==> flow/design.v <==
`timescale 1ns / 1ps
module ADD(A,B,SUM);
input [7:0] A,B;
output [7:0] SUM;
	assign SUM=A+B;
endmodule
module TOP(CLK,RESET,A,B,OUT);
input CLK,RESET;
input [7:0] A,B;
output [7:0] OUT;
reg [7:0] OUT;
wire [7:0] SUM;
ADD U0(.A(A),.B(B),.SUM(SUM));
always @(posedge CLK or posedge RESET) begin
			if (RESET) OUT<=8'b0;
			else 			OUT<=SUM;
		end
endmodule
# ---- Reports on TOP
# Tool output for the design above, in the order of the flow.
# Line numbers count from 1 in the design file above.
# Cell names lack the library's common part.
# A cell with n/a has no value.
dict set report inputs {
  top {TOP}
  clock_port {CLK}
  lib {sky130hd}
  pvt_corner {tt_025C_1v80}
}

# ---- Word-level counts
# Yosys after proc, flatten, opt, wreduce and memory -nomap, before mapping. Enables and synchronous resets that opt folds into registers are not counted as muxes. Memory bits, and registers merged into a memory's read port (data or address), are not among the register bits. Print and check cells are not counted. Equal cells are merged and count once.
dict set report bits {
  reg_bits 8
  output_inout_bits 8
  inputBits 18
}
dict set report op_classes {
  add_sub_neg 1
}
# cell count
set op_table {}
lappend op_table {{8-bit adder} 1}

# ---- Logic depth
# Yosys ltp: most cells in a row. Word level: on the elaborated netlist, between registers, memories and ports. Mapped: between sequential cells and ports; inverters and the memories' decode and read muxes count.
dict set report logic_depth {
  ltp_word 1
  ABC_AREA 0
  mapped_depth 6
}

# ---- Netlist
# Source: synth_stat.txt of the flow (Yosys; design flattened, memories mapped). It holds for the ABC_AREA given above (unset counts as 0); a run with the other value may have another netlist.
dict set report synth_totals {
  mapped_area_um2 535.5
  ff_cells 8
  cell_count 51
}
# cell count area_total_um2
set types {}
lappend types {dfrtp_1 8 200.192}
lappend types {ha_1 7 87.584}
lappend types {a21oi_1 5 25.024}
lappend types {inv_1 6 22.522}
lappend types {o211ai_1 3 22.522}
lappend types {fa_1 1 20.019}
lappend types {xnor2_1 2 17.517}
lappend types {xor2_1 2 17.517}
lappend types {nor2b_4 1 13.763}
lappend types {o21ai_0 2 10.01}
lappend types {a221oi_1 1 8.758}
lappend types {o2bb2ai_1 1 8.758}
lappend types {o311ai_0 1 8.758}
lappend types {o311ai_1 1 8.758}
lappend types {o31a_1 1 8.758}
lappend types {a211oi_1 1 7.507}
lappend types {a21o_1 1 7.507}
lappend types {nor3b_1 1 7.507}
# Not listed: further types 6, cells in them 6.
# The figures by module come from a second, unflattened synthesis with its own total; it is not the netlist above.
dict set report unflattened {
  cells_unflattened 51
  hier_area_um2 535.5
}
# Each row is one instance without its submodules.
# mod cells seq_area_um2 instances mod_area_um2
set by_module {}
lappend by_module {ADD 42 0.0 1 331.6}
lappend by_module {TOP 9 200.2 1 203.9}

# ---- Timing after synthesis
# Source: OpenSTA report_checks on the synthesized netlist (no wires, ideal clock, input and output delay 20% of the period each), path of least setup slack; recovery checks are left aside. Register names are those of the netlist, which keeps one name where synthesis merged equal registers.
dict set report synth_timing {
  path_type {input to register}
  start {input A[0]}
  end {register OUT[6]}
  period_ps 2110
  input_delay_ps 422
  arrival_ps 1411
  path_buffers 0
  delay_ps 1133
  driving_pins 6
  slack_ps 555
  t_first_pin_ps 422
  synth_period_reached_ps 1555
}
# "delay_ps" = arrival - input delay + setup time.
# "driving_pins": output pins that drive a net of the path, with the launching flip-flop's if there is one; two outputs of one cell count as two.
# "synth_period_reached_ps" = period - worst setup slack (recovery checks aside). The figure is calculated, with input and output delays left at 20% of the set period.
# Between the ends stands the longest chain of elaborated cells between them, by number of cells; it is not shown to be the way that was timed. Of several equally long chains one is given.
# Each line given opens the expression or statement behind the cell; cells for indexed reads and writes are added by Yosys, which also makes memories of some case tables.
dict set report synth_between {
  path_cell_list {ha_1 inv_1 fa_1 nor2b_4 o31a_1 o311ai_1}
  elab_chain_len 1
}
# item line
set synth_lines {}
lappend synth_lines {{start: declaration} 9} ;# input [7:0] A,B;
lappend synth_lines {{8-bit adder} 5} ;# assign SUM=A+B;
lappend synth_lines {{end: assignment} 15} ;# if (RESET) OUT<=8'b0;
lappend synth_lines {{end: assignment} 16} ;# else OUT<=SUM;
lappend synth_lines {{end: declaration} 10} ;# output [7:0] OUT;

# ---- Path in the finished layout
# Path of least setup slack in the final report of stored run 1 (OpenROAD, finished layout, wires in). Where an end is a register, its clock arrival counts in the times.
# The path's times are printed in steps of 10 ps; the period is the one set.
dict set report layout_timing {
  path_type {input to register}
  start {input B[0]}
  end {register OUT[6]}
  slack_ps -200
  input_delay_ps 180
  arrival_ps 1240
  driving_pins 7
  t_first_pin_ps 180
  period_ps 903
  path_buffers 1
}
# Between the ends stands the longest chain of elaborated cells between them, by number of cells; it is not shown to be the way that was timed. Of several equally long chains one is given.
dict set report layout_between {
  path_cell_list {buf_6 ha_4 inv_2 fa_2 nor2b_4 o31a_1 o311ai_1}
  elab_chain_len 1
}
# item line
set layout_lines {}
lappend layout_lines {{start: declaration} 9} ;# input [7:0] A,B;
lappend layout_lines {{8-bit adder} 5} ;# assign SUM=A+B;
lappend layout_lines {{end: assignment} 15} ;# if (RESET) OUT<=8'b0;
lappend layout_lines {{end: assignment} 16} ;# else OUT<=SUM;
lappend layout_lines {{end: declaration} 10} ;# output [7:0] OUT;

Ticket comment

TOP through Yosys and OpenROAD on sky130hd: 2 stored runs, unordered, with their settings and measured results. The constraints put input and output delay at 20% of the set period each and load the outputs with 0.01 pF.
"clock_period_reached_ps" means the clock period less the worst setup slack. The figure is calculated, with input and output delays left at 20% of the set period.
"worstPathTime_ps" is the time allowed to the run's worst setup path (the clock period less input and output delay, where it has them) less its slack. Clock arrival times count: a late capture clock shortens it, a late launch clock lengthens it.
"final_power_uw": no workload was simulated; the value follows from the tool's default switching activity.
"worstPathTime_ps" is given in steps of 10 ps.

[flow] stored run 1: files
==> flow/run.sh <==
#!/bin/bash
# the make line also repeats the synthesis and layout settings of config.mk as NAME=value (left out here)
make -C /OpenROAD-flow-scripts/flow DESIGN_CONFIG=/design/flow/config.mk WORK_HOME=/design/flow/orfs CLKGATE_MAP_FILE= finish
==> flow/config.mk <==
export PLATFORM = sky130hd
export DESIGN_NAME = TOP
export DESIGN_NICKNAME = TOP
export VERILOG_FILES = /design/flow/design.v
export SDC_FILE = /design/flow/constraint.sdc
export NUM_CORES = 4
export LEC_CHECK = 0
export CAP_MARGIN = 25
export CORE_MARGIN = 2
export CORE_UTILIZATION = 26
export GPL_ROUTABILITY_DRIVEN = 1
export GPL_TIMING_DRIVEN = 1
export HOLD_SLACK_MARGIN = 0.17
export PLACE_DENSITY_LB_ADDON = 0.21
export SLEW_MARGIN = 15
==> flow/constraint.sdc <==
create_clock -name core_clock -period 0.903 [get_ports {CLK}]
set_input_delay 0.1806 -clock core_clock [delete_from_list [all_inputs] [get_ports {CLK}]]
set_output_delay 0.1806 -clock core_clock [all_outputs]
set_load 0.01 [all_outputs]

[flow] stored run 1: metrics
[metrics] design_die_area_um2 = 2438.9
[metrics] worstPathTime_ps = 920
[metrics] worst_path_kind = input to register
[metrics] post_synth_area_um2 = 535.5
[metrics] ws_setup_ps = -198
[metrics] finish.utilization_pct = 52.8
[metrics] clock_period_reached_ps = 1101
[metrics] final_stdcell_area_um2 = 1036.0
[metrics] total_negative_slack_ps = -512
[metrics] final_power_uw = 1265

[flow] stored run 2: files
==> flow/run.sh <==
#!/bin/bash
# the make line also repeats the synthesis and layout settings of config.mk as NAME=value (left out here)
make -C /OpenROAD-flow-scripts/flow DESIGN_CONFIG=/design/flow/config.mk WORK_HOME=/design/flow/orfs CLKGATE_MAP_FILE= finish
==> flow/config.mk <==
export PLATFORM = sky130hd
export DESIGN_NAME = TOP
export DESIGN_NICKNAME = TOP
export VERILOG_FILES = /design/flow/design.v
export SDC_FILE = /design/flow/constraint.sdc
export NUM_CORES = 4
export LEC_CHECK = 0
export CAP_MARGIN = 20
export CORE_MARGIN = 2
export CORE_UTILIZATION = 40
export SLEW_MARGIN = 20
==> flow/constraint.sdc <==
create_clock -name core_clock -period 0.95 [get_ports {CLK}]
set_input_delay 0.1900 -clock core_clock [delete_from_list [all_inputs] [get_ports {CLK}]]
set_output_delay 0.1900 -clock core_clock [all_outputs]
set_load 0.01 [all_outputs]

[flow] stored run 2: metrics
[metrics] design_die_area_um2 = 1647.5
[metrics] worstPathTime_ps = 960
[metrics] worst_path_kind = input to register
[metrics] post_synth_area_um2 = 535.5
[metrics] ws_setup_ps = -196
[metrics] finish.utilization_pct = 80.4
[metrics] clock_period_reached_ps = 1146
[metrics] final_stdcell_area_um2 = 1019.7
[metrics] total_negative_slack_ps = -493
[metrics] final_power_uw = 1245

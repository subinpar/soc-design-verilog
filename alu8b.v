==> flow/design.v <==
`timescale 1ns / 1ps
module alu8b(
  input rst_n,
  input clk,
  input [7:0] opcode,
  input [7:0] a,
  input [7:0] b,
  output [7:0] z
);
  wire [2:0] op_sel;
  wire mux_sel;
  wire [1:0] shift_mode;
  wire [7:0] ra_s;
  wire ra_en;
  wire rb_en;
  reg [7:0] mux_s;
  reg [7:0] op_s;
  reg [7:0] shift_s;
  assign op_sel = opcode[2:0];
  assign mux_sel = opcode[3];
  assign shift_mode = opcode[5:4];
  assign ra_en = opcode[6];
  assign rb_en = opcode[7];
  always @(b, mux_sel, ra_s) begin
    case (mux_sel)
      1'b0: mux_s = b;
      1'b1: mux_s = ra_s;
      default: mux_s = 8'h00;
    endcase
  end
  always @(a, mux_s, op_sel) begin
    case (op_sel)
      3'b000: op_s = a;
      3'b001: op_s = mux_s;
      3'b010: op_s = a + mux_s;
      3'b011: op_s = a - mux_s;
      3'b100: op_s = mux_s - a;
      3'b101: op_s = a & mux_s;
      3'b110: op_s = a | mux_s;
      3'b111: op_s = a ^ mux_s;
      default: op_s = 8'h00;
    endcase
  end
  always @(op_s, shift_mode) begin
    case (shift_mode)
      2'b00: shift_s = op_s;
      2'b01: shift_s = {1'b0, op_s[7:1]};  
      2'b10: shift_s = {op_s[5:0], 2'b00}; 
      2'b11: shift_s = {op_s[6:0], 1'b0}; 
      default: shift_s = op_s;
    endcase
  end
  reg8b U_RA(.q(ra_s), .rst_n(rst_n), .clk(clk), .en(ra_en), .d(shift_s));
  reg8b U_RB(.q(z),    .rst_n(rst_n), .clk(clk), .en(rb_en), .d(shift_s));
endmodule
module reg8b(
  output reg [7:0] q,
  input rst_n,
  input clk,
  input en,
  input [7:0] d
);
  always @(negedge rst_n or posedge clk) begin
    if (!rst_n)
      q <= 8'b0000_0000;
    else if (en)
      q <= d;
  end
endmodule
* Reports on alu8b
Tool output for the design above, in the order of the flow. Line numbers count from 1 in the design file above. A cell with n/a has no value.
Design: top alu8b, clock port clk, library sky130hd, timing corner tt_025C_1v80

* Elaborated design
Source: Yosys, flattened and elaborated, memories not mapped. Widths are those after wreduce. Registers that Yosys merges into a memory's read port (data or address) are not register bits. Print and check cells do not count. Equal cells are merged and count once.
Operators by class: add/subtract/negate cells 3, eq/ne operators 10, muxes and demuxes 3, bitwise gates (word level) 4, reductions and logical operators 2
Operators with widths (count):
- case mux 8 bit (select 8 bit) | 1
- case mux 8 bit (select 4 bit) | 1
- subtractor 8 bit | 2
- case mux 8 bit (select 2 bit) | 1
- == test 3 bit with constant B | 4
- adder 8 bit | 1
- bitwise AND 8 bit | 1
- bitwise OR 8 bit | 1
- XOR 8 bit | 1
- == test 3 x 2 -> 1 bit with constant B | 2
- == test 2 bit with constant B | 2
- == test 3 x 1 -> 1 bit with constant B | 1
- zero test 3 bit | 1
- == test 2 x 1 -> 1 bit with constant B | 1
- zero test 2 bit | 1
- inverter 1 bit | 1
Word-level totals: register bits after elaboration 16, bits of input ports 26, output and inout bits 8, word-level cells 24

* Longest topological paths
Yosys ltp: most cells in a row. Word level: on the elaborated netlist, between registers, memories and ports. Mapped: between sequential cells and ports; inverters and the memories' decode and read muxes count.
Logic depth: depth after elaboration 5, ABC_AREA 0, depth in mapped cells 12, mapped depth without buffers 12

* Netlist
Yosys stat after the flow's synthesis: flattened, memories mapped to cells. It holds for the ABC_AREA given above (unset counts as 0); a run with the other value may have another netlist.
Mapped netlist: standard cells after synthesis 291, mapped area 2518.7 sq um, mapped flip-flops 16, buffer cells 13
Cells by type:
- sky130_fd_sc_hd__ha_1 | count 36, total area 450.432 sq um
- sky130_fd_sc_hd__dfrtp_1 | count 16, total area 400.384 sq um
- sky130_fd_sc_hd__mux2_2 | count 13, total area 146.39 sq um
- sky130_fd_sc_hd__mux2i_1 | count 10, total area 100.096 sq um
- sky130_fd_sc_hd__inv_1 | count 26, total area 97.594 sq um
- sky130_fd_sc_hd__o221ai_1 | count 11, total area 96.342 sq um
- sky130_fd_sc_hd__xnor2_1 | count 11, total area 96.342 sq um
- sky130_fd_sc_hd__nand2b_1 | count 15, total area 93.84 sq um
- sky130_fd_sc_hd__o21ai_0 | count 13, total area 65.062 sq um
- sky130_fd_sc_hd__a21oi_1 | count 12, total area 60.058 sq um
- sky130_fd_sc_hd__nor2_1 | count 15, total area 56.304 sq um
- sky130_fd_sc_hd__fa_1 | count 2, total area 40.038 sq um
- sky130_fd_sc_hd__nor3_1 | count 8, total area 40.038 sq um
- sky130_fd_sc_hd__nand2_1 | count 10, total area 37.536 sq um
- sky130_fd_sc_hd__o211ai_1 | count 5, total area 37.536 sq um
- sky130_fd_sc_hd__buf_4 | count 4, total area 30.029 sq um
- sky130_fd_sc_hd__nand3b_1 | count 4, total area 30.029 sq um
- sky130_fd_sc_hd__o21a_1 | count 4, total area 30.029 sq um
Other cell types: 44; their cells: 76. By module: a second synthesis without flattening, with its own total; a netlist apart from the flattened one above.
Unflattened totals: cell total of the unflattened synthesis 283, area (unflattened synthesis) 2523.7 sq um
Each row is one instance without its submodules.
By module:
- alu8b | times used 1, cells 249, area 1860.5 sq um, seq. area 0.0 sq um
- reg8b | times used 2, cells 17, area 331.6 sq um, seq. area 200.2 sq um

* Timing after synthesis
Path of least setup slack by OpenSTA after synthesis, without wires, with an ideal clock, recovery checks aside; 20% of the period is set as input and as output delay. Where synthesis merged equal registers, the netlist keeps one of their names.
Timing post-synthesis: kind input port to flip-flop, start input port opcode[3], end register U_RB.q[5], clock period 4.4 ns, input delay 0.880 ns, arrival time 3.460 ns, required time 4.258 ns, slack 0.798 ns, delay of the path 2.722 ns, stages 12, synthesis period reached 3.602 ns
"delay of the path" = arrival - input delay + setup time. "stages" counts driving pins, that of a launching flip-flop among them; a cell with two outputs on the path counts twice. "synthesis period reached" = period - worst setup slack (recovery checks aside). The figure is calculated, with input and output delays left at 20% of the set period. The rows between start and end are the longest chain of elaborated cells between them; the timing report does not say that the signal goes this way. Where chains are equally long, one stands for them. A line is the first line of the expression or statement that the cell stems from. Yosys adds cells for indexed reads and writes and turns some case tables into memories.
On the way, post-synthesis: cells stage by stage sky130_fd_sc_hd__buf_4 > sky130_fd_sc_hd__mux2i_1 > sky130_fd_sc_hd__inv_1 > sky130_fd_sc_hd__ha_1 > sky130_fd_sc_hd__fa_1 > sky130_fd_sc_hd__o21bai_1 > sky130_fd_sc_hd__a2111oi_0 > sky130_fd_sc_hd__xor2_1 > sky130_fd_sc_hd__a221oi_1 > sky130_fd_sc_hd__a31oi_4 > sky130_fd_sc_hd__mux2i_2 > sky130_fd_sc_hd__o221ai_1, cells in the longest elaborated chain 5
RTL lines, path post-synthesis:
- start: declaration | RTL line 5 | input [7:0] opcode,
- inverter 1 bit | RTL line 25 | case (mux_sel)
- case mux 8 bit (select 2 bit) | RTL line 25
- subtractor 8 bit | RTL line 37 | 3'b100: op_s = mux_s - a;
- case mux 8 bit (select 8 bit) | RTL line 32 | case (op_sel)
- case mux 8 bit (select 4 bit) | RTL line 45 | case (shift_mode)
- end: assignment | RTL line 65 | q <= 8'b0000_0000;
- end: assignment | RTL line 67 | q <= d;
- end: declaration | RTL line 57 | output reg [7:0] q,

* Worst path after layout
Path of least setup slack in the final report of run 1 (OpenROAD, finished layout, wires in). Where an end is a register, its clock arrival counts in the times.
Timing post-layout: kind input port to flip-flop, start input port b[0], end register U_RA.q[6], clock period 5.95 ns, input delay 1.19 ns, arrival time 4.50 ns, required time 6.06 ns, slack 1.56 ns, stages 12
The rows between start and end are the longest chain of elaborated cells between them; the timing report does not say that the signal goes this way. Where chains are equally long, one stands for them.
On the way, post-layout: cells stage by stage sky130_fd_sc_hd__clkdlybuf4s50_1 > sky130_fd_sc_hd__mux2i_1 > sky130_fd_sc_hd__inv_1 > sky130_fd_sc_hd__ha_1 > sky130_fd_sc_hd__fa_1 > sky130_fd_sc_hd__o21bai_1 > sky130_fd_sc_hd__a2111oi_0 > sky130_fd_sc_hd__xor2_1 > sky130_fd_sc_hd__a221oi_1 > sky130_fd_sc_hd__a31oi_4 > sky130_fd_sc_hd__mux2i_2 > sky130_fd_sc_hd__o221ai_1, cells in the longest elaborated chain 4
RTL lines, path post-layout:
- start: declaration | RTL line 7 | input [7:0] b,
- case mux 8 bit (select 2 bit) | RTL line 25 | case (mux_sel)
- subtractor 8 bit | RTL line 37 | 3'b100: op_s = mux_s - a;
- case mux 8 bit (select 8 bit) | RTL line 32 | case (op_sel)
- case mux 8 bit (select 4 bit) | RTL line 45 | case (shift_mode)
- end: assignment | RTL line 65 | q <= 8'b0000_0000;
- end: assignment | RTL line 67 | q <= d;
- end: declaration | RTL line 57 | output reg [7:0] q,

==> runs of alu8b <==
Module alu8b, platform sky130hd: 2 stored runs of the flow (Yosys, OpenROAD) with differing settings, in no particular order. Input and output delays are each 20% of the period that was set; the output load is 0.01 pF.
"clock period achieved" means the clock period less the worst setup slack. The figure is calculated, with input and output delays left at 20% of the set period.
By "time on the worst setup path" is meant the share of the clock period that the worst setup path is allowed (20% is reserved at inputs, 20% at outputs), minus its slack. Clock arrival times at its registers enter into it.
"power" is the tool's figure for a default switching activity; nothing was simulated.

* Run 1 | settings: period_ns 5.95; CORE_UTILIZATION 39; PLACE_DENSITY_LB_ADDON 0.16; TNS_END_PERCENT 15; ABC_AREA 0; GPL_TIMING_DRIVEN 0; GPL_ROUTABILITY_DRIVEN 0; CTS_CLUSTER_SIZE 81; SLEW_MARGIN 20; MIN_ROUTING_LAYER met1; MAX_ROUTING_LAYER met5; CAP_MARGIN 20; CORE_MARGIN 2 | results: chip area after synthesis (Yosys) 2518.7 sq um; area inside the die boundary 7116.6 sq um; final utilization 0.465; worst setup slack after layout 1.558 ns; power 0.5867 mW; clock period achieved 4.392 ns; time on the worst setup path 3.20 ns; type of the worst setup path input port to flip-flop
* Run 2 | settings: period_ns 3.67; CORE_UTILIZATION 56; CAP_MARGIN 20; CORE_MARGIN 2; SLEW_MARGIN 20 | results: chip area after synthesis (Yosys) 2518.7 sq um; area inside the die boundary 5050.2 sq um; final utilization 0.76; worst setup slack after layout 0.077 ns; power 1.119 mW; clock period achieved 3.593 ns; time on the worst setup path 2.86 ns; type of the worst setup path input port to flip-flop
